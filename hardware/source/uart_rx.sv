==> flow/design.v <==
module uart_rx (
    input  logic       clk_i,           
    input  logic       arst_ni,         
    input  logic       rx_i,            
    input  logic [1:0] data_bits_i,     
    input  logic       parity_en_i,     
    input  logic       parity_type_i,   
    output logic [7:0] data_o,          
    output logic       data_valid_o,    
    output logic       parity_error_o   
);
typedef enum logic [2:0] {
    IDLE,     
    START,    
    DATA,     
    PARITY,   
    STOP      
} rx_state_t;
rx_state_t state, next_state;
logic [7:0] shift_reg;    
logic [2:0] bit_cnt;      
logic [1:0] counter;      
logic       parity_bit;   
logic       parity_xor;   
logic       sample_now;   
always_comb sample_now = (state == IDLE) || counter == 'd1;
always_comb begin
    case (data_bits_i)
        2'b00:   parity_xor = ^shift_reg[4:0];   
        2'b01:   parity_xor = ^shift_reg[5:0];   
        2'b10:   parity_xor = ^shift_reg[6:0];   
        default: parity_xor = ^shift_reg[7:0];   
    endcase
end
always_comb begin
    next_state = state;
    case (state)
        IDLE:    if (!rx_i) next_state = START;
        START:   next_state = DATA;
        DATA:    if (bit_cnt == (3'(data_bits_i) + 3'd4))
                     next_state = parity_en_i ? PARITY : STOP;
        PARITY:  next_state = STOP;
        STOP:    next_state = IDLE;
        default: next_state = IDLE;
    endcase
end
always_ff @(posedge clk_i or negedge arst_ni) begin
    if (!arst_ni) begin
        state      <= IDLE;
        shift_reg  <= 8'b0;
        bit_cnt    <= 3'b0;
        counter    <= 3'b0;
        parity_bit <= 1'b0;
    end else begin
        if (state == IDLE) counter <= 2'b0; 
        else counter <= counter + 2'b1;
        if (sample_now) begin
            state <= next_state;
            if (state == START) begin
                shift_reg[0] <= '0;
                bit_cnt      <= '0;
            end
            if (state == DATA) begin
                bit_cnt <= bit_cnt + 3'd1;    
                shift_reg[bit_cnt] <= rx_i;   
            end
            if (state == PARITY) parity_bit <= rx_i;   
        end
    end
end
logic [7:0] data_masked;
always_comb begin
    case (data_bits_i)
        2'b00:   data_masked = {3'b0, shift_reg[4:0]};   
        2'b01:   data_masked = {2'b0, shift_reg[5:0]};   
        2'b10:   data_masked = {1'b0, shift_reg[6:0]};   
        default: data_masked =        shift_reg[7:0];    
    endcase
end
always_comb begin
    data_o         = 8'b0;
    data_valid_o   = 1'b0;
    parity_error_o = 1'b0;
    if (state == STOP) begin
        data_o         = data_masked;                      
        data_valid_o   = sample_now;
        parity_error_o = parity_en_i & ((parity_xor ^ parity_bit) != parity_type_i);
    end
end
endmodule
=== Reports on uart_rx ===
Tool output for the design above, in the order of the flow.
Line numbers count from 1 in the design file above.
Operators carry their Yosys type and port widths (W data, S select, Z words).
Library cell names are shortened.
Not given: -

* Top module: uart_rx
* Clock port: clk_i
* Library: sky130hd
* Corner: tt_025C_1v80

=== Word-level counts ===
Source: Yosys, flattened and elaborated, memories not mapped. Widths are those after wreduce. Registers that Yosys merges into a memory's read port (data or address) are not register bits. Print and check cells do not count. Equal cells are merged and count once.

* Add/subtract/negate cells: 4
* Eq/ne operators: 11
* Shift operators: 2
* Mux-type cells: 15
* Bitwise gates (word level): 5
* Reductions and logical operators: 12

{| class="wikitable"
|+ Operator list
! kind !! number
|-
| $pmux W8 S3 || 1
|-
| $mux W3 || 5
|-
| $pmux W3 S4 || 1
|-
| $shift A1 B4 Y8 || 1
|-
| $shift A1 B4 Y8 const A || 1
|-
| $and A8 B8 Y8 || 1
|-
| $or A8 B8 Y8 || 1
|-
| $not A8 Y8 || 1
|-
| $reduce_xor A8 Y1 || 1
|-
| $mux W8 || 1
|-
| $reduce_xor A7 Y1 || 1
|-
| $reduce_and A2 Y1 || 3
|-
| $eq A3 B2 Y1 const B || 2
|-
| $reduce_xor A6 Y1 || 1
|-
| $reduce_xor A5 Y1 || 1
|-
| $mux W1 || 5
|-
| $eq A2 B1 Y1 const B || 2
|-
| $ne A2 B2 Y1 const B || 2
|-
| $neg A3 Y4 || 1
|-
| $add A2 B3 Y3 const B || 1
|-
| $add A3 B1 Y3 const B || 1
|-
| $eq A3 B1 Y1 const B || 1
|-
| $eq A3 B3 Y1 || 1
|-
| $eq A3 B3 Y1 const B || 1
|-
| $logic_not A3 Y1 || 1
|-
| $reduce_and A3 Y1 || 1
|-
| $pmux W1 S3 || 1
|-
| $add A2 B1 Y2 const B || 1
|}

Not listed: further kinds 8, cells in them 8.

* Register bits after elaboration: 17
* Bits of input ports: 7
* Output and inout port bits: 10
* Elaborated cells: 55

=== Logic depth ===
Depth = most cells in a row (Yosys ltp): at word level without a register or memory, in the mapped netlist without a sequential cell, where the memories' decode and read muxes count.

* Depth after elaboration: 6
* ABC_AREA: 0
* Gate-level depth with buffers: 8
* Gate-level depth less buffers: 6

=== Synthesis result ===
The flow's flattened synthesis, as Yosys stat reports it; memories are mapped. The netlist is that of the ABC_AREA named above (0 if unset); the other value can give another one.

{| class="wikitable"
|+ Cell types
! cell !! number !! total area (µm²)
|-
| dfrtp_1 || 18 || 450.432
|-
| ha_1 || 6 || 75.072
|-
| nand2_1 || 15 || 56.304
|-
| xnor3_1 || 2 || 45.043
|-
| a22o_1 || 5 || 43.792
|-
| o21ai_0 || 8 || 40.038
|-
| and2_1 || 6 || 37.536
|-
| xnor2_4 || 1 || 27.526
|-
| dfstp_2 || 1 || 26.275
|-
| xnor2_1 || 3 || 26.275
|-
| and3_1 || 4 || 25.024
|-
| mux2_2 || 2 || 22.522
|-
| nor2_1 || 6 || 22.522
|-
| a32o_1 || 2 || 20.019
|-
| o211a_1 || 2 || 20.019
|-
| xnor2_2 || 1 || 16.266
|-
| clkbuf_1 || 4 || 15.014
|-
| inv_1 || 4 || 15.014
|}

Other cell types: 21; their cells: 26.

* Mapped cells: 116
* Chip area (Yosys): 1176.1 µm²
* Sequential part of the area: 476.7 µm²
* Flip-flops: 19
* Buffers: 7

=== Path before layout ===
Path of least setup slack by OpenSTA after synthesis, without wires, with an ideal clock, recovery checks aside; 20% of the period is set as input and as output delay. Where synthesis merged equal registers, the netlist keeps one of their names.

* Path type: input -> output
* Start: input parity_type_i
* End: output parity_error_o
* Clock period: 3980 ps
* Input delay: 796 ps
* Output delay: 796 ps
* Time at the first pin: 796 ps
* Arrival: 1712 ps
* Required time: 3184 ps
* Slack: 1472 ps
* Delay of the path: 916 ps
* Stages on the path: 4
* Path buffers: 0
* Synthesis period reached: 2508 ps

"delay of the path" is the arrival time less input delay plus setup time.
A path that ends at an output port has no setup time.
"stages on the path": output pins that drive a net of the path, with the launching flip-flop's if there is one; two outputs of one cell count as two.
"synthesis period reached" is the clock period less the worst setup slack; recovery checks do not enter. This is arithmetic on one report: input and output delays are still those of the set period (20% each).
Between the ends stands the longest chain of elaborated cells between them, by number of cells; it is not shown to be the way that was timed. Of several equally long chains one is given.
Each line given opens the expression or statement behind the cell; cells for indexed reads and writes are added by Yosys, which also makes memories of some case tables.

* Path through: xnor2_1 > xnor3_1 > nor3_1 > and4b_1
* Length of the longest elaborated chain: 3
* Elaborated cells between the ends (all ways): 3
* RTL lines with such cells: 2
* Those cells by class: eq/ne (1); mux (1); logic (1)

{| class="wikitable"
|+ RTL lines, path post-synthesis
! element !! line !! source
|-
| from (decl) || 7 || <nowiki>input  logic       parity_type_i,</nowiki>
|-
| $ne A1 B1 Y1 || 87 || <nowiki>parity_error_o = parity_en_i & ((parity_xor ^ parity_bit) != parity_type_i);</nowiki>
|-
| $and A1 B1 Y1 || 87 ||
|-
| $mux W1 || 84 || <nowiki>if (state == STOP) begin</nowiki>
|-
| to (decl) || 10 || <nowiki>output logic       parity_error_o</nowiki>
|}

=== Path in the finished layout ===
From the final timing report of flow run A: the path of least setup slack in the routed layout; clock arrival at registers is part of the times.
The report prints the path's times to 10 ps; the period is as set.

* Path type: register -> output
* Start: register shift_reg[3]
* End: output parity_error_o
* Clock period: 2250 ps
* Output delay: 450 ps
* Time at the first pin: 290 ps
* Arrival: 1830 ps
* Required time: 1800 ps
* Slack: -30 ps
* Stages on the path: 6
* Path buffers: 1

Between the ends stands the longest chain of elaborated cells between them, by number of cells; it is not shown to be the way that was timed. Of several equally long chains one is given.

* Path through: dfrtp_1 > xnor3_1 > xnor3_1 > nor3_1 > and4b_1 > buf_2
* Length of the longest elaborated chain: 6
* Elaborated cells between the ends (all ways): 9
* RTL lines with such cells: 7
* Those cells by class: eq/ne (1); mux (2); logic (2); reduce/logical (4)

{| class="wikitable"
|+ RTL lines, path after layout
! element !! line !! source
|-
| from (decl) || 20 || <nowiki>logic [7:0] shift_reg;</nowiki>
|-
| from (assign) || 50 || <nowiki>shift_reg  <= 8'b0;</nowiki>
|-
| from (assign) || 65 || <nowiki>shift_reg[bit_cnt] <= rx_i;</nowiki>
|-
| $reduce_xor A8 Y1 || 32 || <nowiki>default: parity_xor = ^shift_reg[7:0];</nowiki>
|-
| $pmux W1 S3 || 28 || <nowiki>case (data_bits_i)</nowiki>
|-
| $xor A1 B1 Y1 || 87 || <nowiki>parity_error_o = parity_en_i & ((parity_xor ^ parity_bit) != parity_type_i);</nowiki>
|-
| $ne A1 B1 Y1 || 87 ||
|-
| $and A1 B1 Y1 || 87 ||
|-
| $mux W1 || 84 || <nowiki>if (state == STOP) begin</nowiki>
|-
| to (decl) || 10 || <nowiki>output logic       parity_error_o</nowiki>
|}

Lab notebook: uart_rx

Stored flow runs of uart_rx (2 of them; Yosys, OpenROAD, sky130hd). They differ in their settings and are not a sequence. Constraints: input delay and output delay 20% of the set period each, output load 0.01 pF.
"achieved period" = clock period - worst setup slack. The figure is calculated, with input and output delays left at 20% of the set period.
"critical path time" = time allowed to the worst setup path (clock period - input delay - output delay, where it has them) - its slack; a late launch clock adds to it, a late capture clock takes from it.
"total design power" rests on the timing tool's default activity at the inputs, not on a simulated workload.
"critical path time" is known to 10 ps.

=== Flow run A ===
{| class="wikitable"
! Setting !! Value
|-
| period_ns || 2.25
|-
| SETUP_SLACK_MARGIN || 0.6
|-
| CAP_MARGIN || 20
|-
| CORE_MARGIN || 2
|-
| CORE_UTILIZATION || 40
|-
| SLEW_MARGIN || 20
|-
! Result !! Value
|-
| Critical path time || 1830 ps
|-
| Worst path kind || register -> output
|-
| Worst setup slack after layout || -27 ps
|-
| Post-route utilization || 0.586
|-
| Die footprint || 3390.2 µm²
|-
| Smallest hold slack || 441 ps
|-
| Synthesized cell area || 1176.1 µm²
|-
| Total design power || 2580 uW
|-
| Achieved period || 2277 ps
|-
| Summed negative setup slack || -27 ps
|-
| Std-cell area (final layout) || 1629.1 µm²
|}

=== Flow run B ===
{| class="wikitable"
! Setting !! Value
|-
| period_ns || 3.72
|-
| CORE_UTILIZATION || 30
|-
| SETUP_SLACK_MARGIN || 0.2
|-
| PLACE_DENSITY_LB_ADDON || 0.14
|-
| HOLD_SLACK_MARGIN || 0.25
|-
| CORE_MARGIN || 10
|-
| CELL_PAD_IN_SITES_DETAIL_PLACEMENT || 1
|-
| TNS_END_PERCENT || 80
|-
| GPL_TIMING_DRIVEN || 0
|-
| CTS_CLUSTER_SIZE || 18
|-
| CAP_MARGIN || 40
|-
| MAX_ROUTING_LAYER || met5
|-
| SLEW_MARGIN || 20
|-
! Result !! Value
|-
| Smallest hold slack || 434 ps
|-
| Post-route utilization || 0.39
|-
| Synthesized cell area || 1176.1 µm²
|-
| Worst setup slack after layout || 352 ps
|-
| Summed negative setup slack || 0 ps
|-
| Critical path time || 1880 ps
|-
| Worst path kind || input -> output
|-
| Std-cell area (final layout) || 1447.6 µm²
|-
| Achieved period || 3368 ps
|-
| Total design power || 1335 uW
|-
| Die footprint || 6825.2 µm²
|}
