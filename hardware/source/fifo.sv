==> flow/design.v <==
module fifo #(
    parameter int FIFO_SIZE         = 4,   
    parameter int DATA_WIDTH        = 8,   
    parameter bit ALLOW_FALLTHROUGH = 0    
) (
    input logic arst_ni,   
    input logic clk_i,     
    input  logic [DATA_WIDTH-1:0] data_in_i,         
    input  logic                  data_in_valid_i,   
    output logic                  data_in_ready_o,   
    output logic [DATA_WIDTH-1:0] data_out_o,         
    output logic                  data_out_valid_o,   
    input  logic                  data_out_ready_i,   
    output logic [FIFO_SIZE:0] count_o   
);
  logic [   FIFO_SIZE:0] wr_ptr;   
  logic [   FIFO_SIZE:0] rd_ptr;   
  logic [DATA_WIDTH-1:0] mem_data_out;
  logic                  msb_eq;   
  logic                  nmsb_eq;   
  logic                  full;   
  logic                  empty;   
  logic                  mem_we;   
  logic                  mem_re;   
  logic [DATA_WIDTH-1:0] fifo_mem                                       [2**FIFO_SIZE];
  always_comb mem_data_out = fifo_mem[rd_ptr[FIFO_SIZE-1:0]];
  always_ff @(posedge clk_i) begin
    if (mem_we) begin
      fifo_mem[wr_ptr[FIFO_SIZE-1:0]] <= data_in_i;
    end
  end
  always_comb msb_eq = (wr_ptr[FIFO_SIZE] == rd_ptr[FIFO_SIZE]);
  always_comb nmsb_eq = (wr_ptr[FIFO_SIZE-1:0] == rd_ptr[FIFO_SIZE-1:0]);
  always_comb full = !msb_eq && nmsb_eq;
  always_comb empty = msb_eq && nmsb_eq;
  always_comb data_in_ready_o = arst_ni & (full ? data_out_ready_i : 1'b1);
  always_comb mem_we = data_in_valid_i && data_in_ready_o;
  always_comb mem_re = data_out_valid_o && data_out_ready_i;
  always_comb count_o = wr_ptr - rd_ptr;
  if (ALLOW_FALLTHROUGH) begin
    always_comb begin
      data_out_o = empty ? data_in_i : mem_data_out;
      data_out_valid_o = empty ? data_in_valid_i : 1'b1;
    end
  end else begin
    always_comb begin
      data_out_o = mem_data_out;
      data_out_valid_o = !empty;
    end
  end
  always_ff @(posedge clk_i or negedge arst_ni) begin
    if (~arst_ni) begin
      wr_ptr <= '0;
    end else begin
      if (mem_we) wr_ptr <= wr_ptr + 1;
    end
  end
  always_ff @(posedge clk_i or negedge arst_ni) begin
    if (~arst_ni) begin
      rd_ptr <= '0;
    end else begin
      if (mem_re) rd_ptr <= rd_ptr + 1;
    end
  end
endmodule
# Reports on fifo
# The steps from the RTL of fifo to its reports follow in flow order.
# Lines are those of the file above, counted from 1.
# Operators carry their Yosys type and port widths (W data, S select, Z words).
# Library cell names are shortened.
# Not given: -
dict set report design {
  design {fifo}
  clk_port {clk_i}
  lib {sky130hd}
  lib_corner {tt_025C_1v80}
}

# After elaboration
# Source: Yosys, flattened and elaborated, memories not mapped. Widths are those after wreduce; folded enables and synchronous resets count as part of the registers. Registers that Yosys merges into a memory's read port (data or address) are not register bits. Print and check cells do not count. Equal cells are merged and count once.
# Yosys's memory passes give these memory sizes; they may raise the number of words (mostly to a power of two), join words into wider ones and drop unused or constant bits.
dict set report word_totals {
  out_inout_bits 15
  ramBits 128
  mem_count 1
  word_cells 19
  ff_bits 10
}
dict set report classes {
  eq_ne 2
  mux 4
  addsub 3
  n_reduce_logical 6
  logic 1
}
# name size word_bits read_ports write_ports line_no
set memory_table {}
lappend memory_table {fifo_mem 16 8 1 1 25} ;# logic [DATA_WIDTH-1:0] fifo_mem                                       [2**FIFO_SIZE];
# operator count
set ops {}
lappend ops {{$add A5 B1 Y5 const B} 2}
lappend ops {{$mux W8} 1}
lappend ops {{$sub A5 B5 Y5} 1}
lappend ops {{$logic_and A1 B1 Y1} 4}
lappend ops {{$eq A4 B4 Y1} 1}
lappend ops {{$mux W4} 1}
lappend ops {{$logic_not A1 Y1} 2}
lappend ops {{$mux W1} 2}
lappend ops {{$eq A1 B1 Y1} 1}
lappend ops {{$and A1 B1 Y1} 1}

# Longest topological paths
# Yosys ltp: most cells in a row. Word level: on the elaborated netlist, between registers, memories and ports. Mapped: between sequential cells and ports; inverters and the memories' decode and read muxes count.
dict set report logic_depth {
  depth_word 7
  ABC_AREA 0
  depth_mapped 10
  ltp_nobuf 7
}

# Mapped cells and area
# Source: synth_stat.txt of the flow (Yosys; design flattened, memories mapped). It holds for the ABC_AREA given above (unset counts as 0); a run with the other value may have another netlist.
# Totals and module areas in this step are rounded.
# cell_type count
set types {}
lappend types {edfxtp_1 128}
lappend types {mux4_2 24}
lappend types {dfrtp_1 10}
lappend types {mux2i_1 24}
lappend types {ha_1 9}
lappend types {o21ai_0 18}
lappend types {a221oi_1 8}
lappend types {xnor2_1 8}
lappend types {and2_1 10}
lappend types {and3_1 7}
lappend types {buf_4 4}
lappend types {inv_1 7}
lappend types {xor2_1 3}
lappend types {buf_6 2}
lappend types {o311a_4 1}
lappend types {buf_2 4}
lappend types {fa_1 1}
lappend types {nand2_1 5}
# Not listed: further types 14, cells in them 21.
dict set report mapped {
  seq_area_um2 4100
  ff_cells 138
  area_um2 5700
  buf_cells 14
  stdcells 294
}

# Worst setup path after synthesis
# Path of least setup slack by OpenSTA after synthesis, without wires, with an ideal clock, recovery checks aside; 20% of the period is set as input and as output delay. Where synthesis merged equal registers, the netlist keeps one of their names.
dict set report synth_timing {
  path_type {reg2reg}
  startpoint {register rd_ptr[2]}
  endpoint {memory fifo_mem[4][0]}
  path_slack_ns 0.421
  delay_ns 2.639
  t_first_pin_ns 0.000
  setup_time_ns 0.277
  stages 11
  tclk_ns 3.06
  n_path_buf 4
  t_arrival_ns 2.362
  synth_period_reached_ns 2.639
}
# "delay_ns" is the arrival time less input delay plus setup time.
# "stages": output pins that drive a net of the path, with the launching flip-flop's if there is one; two outputs of one cell count as two.
# "synth_period_reached_ns" is the clock period less the worst setup slack; recovery checks do not enter. This is arithmetic on one report: input and output delays are still those of the set period (20% each).
# Between the ends stands the longest chain of elaborated cells between them, by number of cells; it is not shown to be the way that was timed. Of several equally long chains one is given.
# Each line given opens the expression or statement behind the cell; cells for indexed reads and writes are added by Yosys, which also makes memories of some case tables.
# The path ends at the enable pin of a flip-flop; only ways to that pin are counted.
dict set report synth_between {
  path_cell_list {dfrtp_1 buf_2 buf_2 clkbuf_1 inv_1 ha_1 nand4_1 o311a_4 buf_6 and3b_4 and2_1}
  elab_chain_len 6
  cells_between 7
  cone_classes {1 x eq/ne; 3 x mux; 1 x logic; 2 x reduce/logical}
}
# element line_no
set synth_lines {}
lappend synth_lines {{start, declared} 17} ;# logic [   FIFO_SIZE:0] rd_ptr;
lappend synth_lines {{start, assigned} 60} ;# rd_ptr <= '0;
lappend synth_lines {{start, assigned} 62} ;# if (mem_re) rd_ptr <= rd_ptr + 1;
lappend synth_lines {{$eq A4 B4 Y1} 33} ;# always_comb nmsb_eq = (wr_ptr[FIFO_SIZE-1:0] == rd_ptr[FIFO_SIZE-1:0]);
lappend synth_lines {{$logic_and A1 B1 Y1} 34} ;# always_comb full = !msb_eq && nmsb_eq;
lappend synth_lines {{$mux W1} 36} ;# always_comb data_in_ready_o = arst_ni & (full ? data_out_ready_i : 1'b1);
lappend synth_lines {{$and A1 B1 Y1} 36}
lappend synth_lines {{$logic_and A1 B1 Y1} 37} ;# always_comb mem_we = data_in_valid_i && data_in_ready_o;
lappend synth_lines {{$mux W4} 28} ;# if (mem_we) begin
lappend synth_lines {{end, declared} 25} ;# logic [DATA_WIDTH-1:0] fifo_mem                                       [2**FIFO_SIZE];

# Worst path after layout
# Path of least setup slack in the final report of run 1 (OpenROAD, finished layout, wires in). Where an end is a register, its clock arrival counts in the times.
dict set report layout_timing {
  path_type {reg2out}
  startpoint {register rd_ptr[0]}
  endpoint {output data_out_o[5]}
  tclk_ns 3.44
  stages 8
  t_arrival_ns 2.15
  path_slack_ns 0.60
  output_delay_ns 0.69
  n_path_buf 4
  t_first_pin_ns 0.41
}
# Between the ends stands the longest chain of elaborated cells between them, by number of cells; it is not shown to be the way that was timed. Of several equally long chains one is given.
# The chain passes a memory read, where the word-level depth is cut; so it can be longer than that depth.
dict set report layout_between {
  path_cell_list {dfrtp_4 buf_8 buf_12 buf_16 mux4_2 o21ai_1 o21ai_1 buf_2}
  elab_chain_len 1
  cells_between 1
  cone_classes {1 x memory}
}
# element line_no
set layout_lines {}
lappend layout_lines {{start, declared} 17} ;# logic [   FIFO_SIZE:0] rd_ptr;
lappend layout_lines {{start, assigned} 60} ;# rd_ptr <= '0;
lappend layout_lines {{start, assigned} 62} ;# if (mem_re) rd_ptr <= rd_ptr + 1;
lappend layout_lines {{$mem_v2 Z16 W8} 25} ;# logic [DATA_WIDTH-1:0] fifo_mem                                       [2**FIFO_SIZE];
lappend layout_lines {{end, declared} 11} ;# output logic [DATA_WIDTH-1:0] data_out_o,

; 2 stored runs of fifo in the flow (synthesis by Yosys, layout by OpenROAD, sky130hd cells), in arbitrary order. Constraints: input delay and output delay 20% of the set period each, output load 0.01 pF.
; "worst_path_allowed_less_slack_ns" = time allowed to the worst setup path (clock period - input delay - output delay, where it has them) - its slack; a late launch clock adds to it, a late capture clock takes from it.
; "final_power_uw" rests on the timing tool's default activity at the inputs, not on a simulated workload.
; Measured values are rounded.

[run 1: settings]
period_ns = 3.44
CORE_UTILIZATION = 27
SETUP_SLACK_MARGIN = 0.8
PLACE_DENSITY_LB_ADDON = 0.29
CELL_PAD_IN_SITES_GLOBAL_PLACEMENT = 1
CTS_CLUSTER_SIZE = 90
CTS_CLUSTER_DIAMETER = 282
SLEW_MARGIN = 10
MAX_ROUTING_LAYER = met5
CAP_MARGIN = 20
CORE_MARGIN = 2
[run 1: results]
worst_setup_slack_ns = 0.60
util_pct = 35
synthArea_um2 = 5700
final_power_uw = 6400
design_die_area_um2 = 22000
worst_path_allowed_less_slack_ns = 2.15
worst_setup_path_type = reg2out

[run 2: settings]
period_ns = 3.08
CORE_UTILIZATION = 62
SETUP_SLACK_MARGIN = 0.32
PLACE_DENSITY_LB_ADDON = 0.09
CORE_ASPECT_RATIO = 0.87
CELL_PAD_IN_SITES_DETAIL_PLACEMENT = 1
ABC_AREA = 0
GPL_ROUTABILITY_DRIVEN = 1
CTS_CLUSTER_SIZE = 83
CTS_CLUSTER_DIAMETER = 48
MIN_ROUTING_LAYER = met2
CAP_MARGIN = 20
CORE_MARGIN = 2
SLEW_MARGIN = 20
[run 2: results]
outcome = stopped before the end: routing reported DPL-0033
